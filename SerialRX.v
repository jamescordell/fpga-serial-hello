==> flow/design.v <==
module SerialRX(clk, RxD, RxD_data_ready, RxD_data, RxD_endofpacket, RxD_idle);
input clk, RxD;
output RxD_data_ready;   
output [7:0] RxD_data;
parameter ClkFrequency = 12000000;  
parameter Baud = 115200;
output RxD_endofpacket;   
output RxD_idle;   
parameter Baud8 = Baud*8;
parameter Baud8GeneratorAccWidth = 16;
wire [Baud8GeneratorAccWidth:0] Baud8GeneratorInc = ((Baud8<<(Baud8GeneratorAccWidth-7))+(ClkFrequency>>8))/(ClkFrequency>>7);
reg [Baud8GeneratorAccWidth:0] Baud8GeneratorAcc;
always @(posedge clk) Baud8GeneratorAcc <= Baud8GeneratorAcc[Baud8GeneratorAccWidth-1:0] + Baud8GeneratorInc;
wire Baud8Tick = Baud8GeneratorAcc[Baud8GeneratorAccWidth];
reg [1:0] RxD_sync_inv;
always @(posedge clk) if(Baud8Tick) RxD_sync_inv <= {RxD_sync_inv[0], ~RxD};
reg [1:0] RxD_cnt_inv;
reg RxD_bit_inv;
always @(posedge clk)
if(Baud8Tick)
begin
  if( RxD_sync_inv[1] && RxD_cnt_inv!=2'b11) RxD_cnt_inv <= RxD_cnt_inv + 2'h1;
  else
  if(~RxD_sync_inv[1] && RxD_cnt_inv!=2'b00) RxD_cnt_inv <= RxD_cnt_inv - 2'h1;
  if(RxD_cnt_inv==2'b00) RxD_bit_inv <= 1'b0;
  else
  if(RxD_cnt_inv==2'b11) RxD_bit_inv <= 1'b1;
end
reg [3:0] state;
reg [3:0] bit_spacing;
wire next_bit = (bit_spacing==4'd10);
always @(posedge clk)
if(state==0)
  bit_spacing <= 4'b0000;
else
if(Baud8Tick)
  bit_spacing <= {bit_spacing[2:0] + 4'b0001} | {bit_spacing[3], 3'b000};
always @(posedge clk)
if(Baud8Tick)
case(state)
  4'b0000: if(RxD_bit_inv) state <= 4'b1000;   
  4'b1000: if(next_bit) state <= 4'b1001;   
  4'b1001: if(next_bit) state <= 4'b1010;   
  4'b1010: if(next_bit) state <= 4'b1011;   
  4'b1011: if(next_bit) state <= 4'b1100;   
  4'b1100: if(next_bit) state <= 4'b1101;   
  4'b1101: if(next_bit) state <= 4'b1110;   
  4'b1110: if(next_bit) state <= 4'b1111;   
  4'b1111: if(next_bit) state <= 4'b0001;   
  4'b0001: if(next_bit) state <= 4'b0000;   
  default: state <= 4'b0000;
endcase
reg [7:0] RxD_data;
always @(posedge clk)
if(Baud8Tick && next_bit && state[3]) RxD_data <= {~RxD_bit_inv, RxD_data[7:1]};
reg RxD_data_ready;
always @(posedge clk)
begin
  RxD_data_ready <= (Baud8Tick && next_bit && state==4'b0001 && ~RxD_bit_inv);   
end
reg [4:0] gap_count;
always @(posedge clk) if (state!=0) gap_count<=5'h00; else if(Baud8Tick & ~gap_count[4]) gap_count <= gap_count + 5'h01;
assign RxD_idle = gap_count[4];
reg RxD_endofpacket; always @(posedge clk) RxD_endofpacket <= Baud8Tick & (gap_count==5'h0F);
endmodule
From RTL to reports: SerialRX

The steps from the RTL of SerialRX to its reports follow in flow order.
Lines are those of the file above, counted from 1.
Operators carry their Yosys type and port widths (W data, S select, Z words).
The mark - stands for no value.

Design top: SerialRX
Clock port: clk
Standard-cell library: sky130hd
Corner: tt_025C_1v80

Elaborated design

Yosys after proc, flatten, opt, wreduce and memory -nomap, before mapping. Memory bits, and registers merged into a memory's read port (data or address), are not among the register bits. Print and check cells are not counted. Equal cells are merged and count once.

Register bits after elaboration: 45
Output and inout port bits: 11
Word-level cells: 74

Add/subtract/negate cells: 5
Equality and inequality tests: 23
Multiplexer cells: 14
Bitwise operators: 7
Reductions and logical operators: 15

Operator list:

| operator                 | number |
| $pmux W4 S10             | 1 |
| $mux W4                  | 10 |
| $eq A4 B4 Y1 const B     | 9 |
| $ne A2 B2 Y1 const B     | 11 |
| $add A16 B13 Y17 const B | 1 |
| $reduce_and A11 Y1       | 1 |
| $logic_and A1 B1 Y1      | 6 |
| $reduce_bool A2 Y1       | 3 |
| $add A5 B1 Y5 const B    | 1 |
| $eq A5 B4 Y1 const B     | 1 |
| $not A1 Y1               | 4 |
| $reduce_and A2 Y1        | 2 |
| $add A3 B1 Y4 const B    | 1 |
| $eq A4 B1 Y1 const B     | 1 |
| $or A4 B4 Y4             | 1 |
| $logic_not A4 Y1         | 1 |
| $reduce_bool A4 Y1       | 1 |
| $mux W2                  | 2 |
| $and A1 B1 Y1            | 2 |
| $add A2 B1 Y2 const B    | 1 |
| $sub A2 B1 Y2 const B    | 1 |
| $eq A2 B2 Y1 const B     | 1 |
| $logic_not A2 Y1         | 1 |
| $mux W1                  | 1 |

Depth

Yosys ltp: most cells in a row. Word level: on the elaborated netlist, between registers, memories and ports. Mapped: between sequential cells and ports; inverters and the memories' decode and read muxes count.

Depth after elaboration: 4
ABC_AREA: 0
Mapped depth: 5

Mapped cells and area

Source: synth_stat.txt of the flow (Yosys; design flattened, memories mapped). It holds for the ABC_AREA given above (unset counts as 0); a run with the other value may have another netlist.
Totals and module areas in this step are rounded.

Cells by type:

| cell type                 | number | total area (µm²) |
| sky130_fd_sc_hd__dfxtp_1  | 28     | 560.538 |
| sky130_fd_sc_hd__edfxtp_1 | 17     | 510.49 |
| sky130_fd_sc_hd__ha_1     | 7      | 87.584 |
| sky130_fd_sc_hd__xnor2_1  | 10     | 87.584 |
| sky130_fd_sc_hd__xor2_1   | 9      | 78.826 |
| sky130_fd_sc_hd__nor2_1   | 18     | 67.565 |
| sky130_fd_sc_hd__inv_1    | 11     | 41.29 |
| sky130_fd_sc_hd__nand2_1  | 10     | 37.536 |
| sky130_fd_sc_hd__a21oi_1  | 7      | 35.034 |
| sky130_fd_sc_hd__nor2b_1  | 5      | 31.28 |
| sky130_fd_sc_hd__o21ai_0  | 6      | 30.029 |
| sky130_fd_sc_hd__and3_1   | 4      | 25.024 |
| sky130_fd_sc_hd__nor3_1   | 5      | 25.024 |
| sky130_fd_sc_hd__a211oi_1 | 3      | 22.522 |
| sky130_fd_sc_hd__mux2i_1  | 2      | 20.019 |
| sky130_fd_sc_hd__and2_1   | 3      | 18.768 |
| sky130_fd_sc_hd__clkbuf_1 | 5      | 18.768 |
| sky130_fd_sc_hd__nand4_1  | 3      | 18.768 |

Not listed: further types 13, cells in them 17.

Cells in the netlist: 170
Synthesis area: 1850 µm²
Sequential area: 1070 µm²
Mapped flip-flops: 45
Buffers: 5

Worst setup path after synthesis

OpenSTA on the mapped netlist: ideal clock, no wires. The path of least setup slack (recovery checks aside). Input and output delay are each 20% of the period. Register names are those of the netlist, which keeps one name where synthesis merged equal registers.

Path type: reg-to-reg
Start: reg Baud8GeneratorAcc[0]
End: reg Baud8GeneratorAcc[12]
Period: 1.55 ns
Setup time: 0.118 ns
Launch time at the first pin: 0.000 ns
Data arrival time: 1.267 ns
Data required time: 1.432 ns
Path slack: 0.165 ns
Path delay: 1.385 ns
Stages on the path: 6
Synthesis period reached: 1.385 ns

"path delay" is the arrival time less input delay plus setup time.
"stages on the path": output pins that drive a net of the path, with the launching flip-flop's if there is one; two outputs of one cell count as two.
"synthesis period reached" = period - worst setup slack (recovery checks aside). The figure is calculated, with input and output delays left at 20% of the set period.
Between the ends stands the longest chain of elaborated cells between them, by number of cells; it is not shown to be the way that was timed. Of several equally long chains one is given.
Each line given opens the expression or statement behind the cell; cells for indexed reads and writes are added by Yosys, which also makes memories of some case tables.

Path through: sky130_fd_sc_hd__dfxtp_1 > sky130_fd_sc_hd__ha_1 > sky130_fd_sc_hd__a211oi_1 > sky130_fd_sc_hd__o21ai_0 > sky130_fd_sc_hd__nand3_1 > sky130_fd_sc_hd__xnor2_1
Cells in the longest elaborated chain: 1

RTL lines, path after synthesis:

| element          | RTL line | text |
| from (decl)      | 12       | `reg [Baud8GeneratorAccWidth:0] Baud8GeneratorAcc;` |
| from (assign)    | 13       | `always @(posedge clk) Baud8GeneratorAcc <= Baud8GeneratorAcc[Baud8GeneratorAccWidth-1:0] + Baud8GeneratorInc;` |
| $add A16 B13 Y17 | 13       |  |
| to (assign)      | 13       |  |
| to (decl)        | 12       |  |

Timing after layout

From the final timing report of record 1: the path of least setup slack in the routed layout; clock arrival at registers is part of the times.

Path type: reg-to-reg
Start: reg Baud8GeneratorAcc[8]
End: reg Baud8GeneratorAcc[13]
Period: 1.33 ns
Setup time: 0.11 ns
Launch time at the first pin: 0.29 ns
Data arrival time: 1.51 ns
Data required time: 1.52 ns
Path slack: 0.01 ns
Stages on the path: 4

Between the ends stands the longest chain of elaborated cells between them, by number of cells; it is not shown to be the way that was timed. Of several equally long chains one is given.

Path through: sky130_fd_sc_hd__dfxtp_2 > sky130_fd_sc_hd__or3_4 > sky130_fd_sc_hd__a221o_1 > sky130_fd_sc_hd__a211o_1
Cells in the longest elaborated chain: 1

RTL lines, path after layout:

| element          | RTL line | text |
| from (decl)      | 12       | `reg [Baud8GeneratorAccWidth:0] Baud8GeneratorAcc;` |
| from (assign)    | 13       | `always @(posedge clk) Baud8GeneratorAcc <= Baud8GeneratorAcc[Baud8GeneratorAccWidth-1:0] + Baud8GeneratorInc;` |
| $add A16 B13 Y17 | 13       |  |
| to (assign)      | 13       |  |
| to (decl)        | 12       |  |

==> runs of SerialRX <==
Measured data: module SerialRX, platform sky130hd, 2 stored runs of the flow under differing settings, order arbitrary. Input and output delays are each 20% of the period that was set; the output load is 0.01 pF.
"clock period reached" is the run's clock period less its worst setup slack. It is reckoned from that one timing run; input and output delays stay at 20% of the period that was set.
"critical path time" = time allowed to the worst setup path (clock period - input delay - output delay, where it has them) - its slack; a late launch clock adds to it, a late capture clock takes from it.
By "total power of the final layout" is meant OpenSTA's value without simulated activity: inputs other than the clock are taken to toggle once in ten clock periods, and the tool carries that through the logic.
The measured numbers are rounded.
A setting shown as -- is not set for that run.
A result given as -- is not shown for that run.

| item                                         | record 1   | record 2 |
| period_ns                                    | 1.33       | 0.793    |
| CORE_UTILIZATION                             | 45         | 60       |
| SETUP_SLACK_MARGIN                           | 0.32       | 0.17     |
| PLACE_DENSITY_LB_ADDON                       | 0.04       | 0.24     |
| CELL_PAD_IN_SITES_GLOBAL_PLACEMENT           | 1          | --       |
| CTS_CLUSTER_SIZE                             | 86         | --       |
| MAX_ROUTING_LAYER                            | met4       | --       |
| CAP_MARGIN                                   | 20         | 20       |
| CORE_MARGIN                                  | 2          | 2        |
| SLEW_MARGIN                                  | 20         | 25       |
| GPL_TIMING_DRIVEN                            | --         | 1        |
| GPL_ROUTABILITY_DRIVEN                       | --         | 1        |
| MIN_ROUTING_LAYER                            | --         | met1     |
| standard-cell area of the final layout (µm²) | 2900       | --       |
| clock period reached (ns)                    | 1.321      | --       |
| total die area (µm²)                         | 4630       | --       |
| worst-case hold slack (ns)                   | 0.435      | --       |
| total power of the final layout (mW)         | 2.22       | --       |
| final design utilization (%)                 | 73.1       | --       |
| setup slack of the worst path (ns)           | 0.009      | --       |
| post-route setup TNS (ns)                    | 0.000      | --       |
| mapped cell area after synthesis (µm²)       | 1850       | --       |
| critical path time (ns)                      | 1.32       | --       |
| critical path kind                           | reg-to-reg | --       |

Record 2: no results, clock tree synthesis failed with DPL-0033
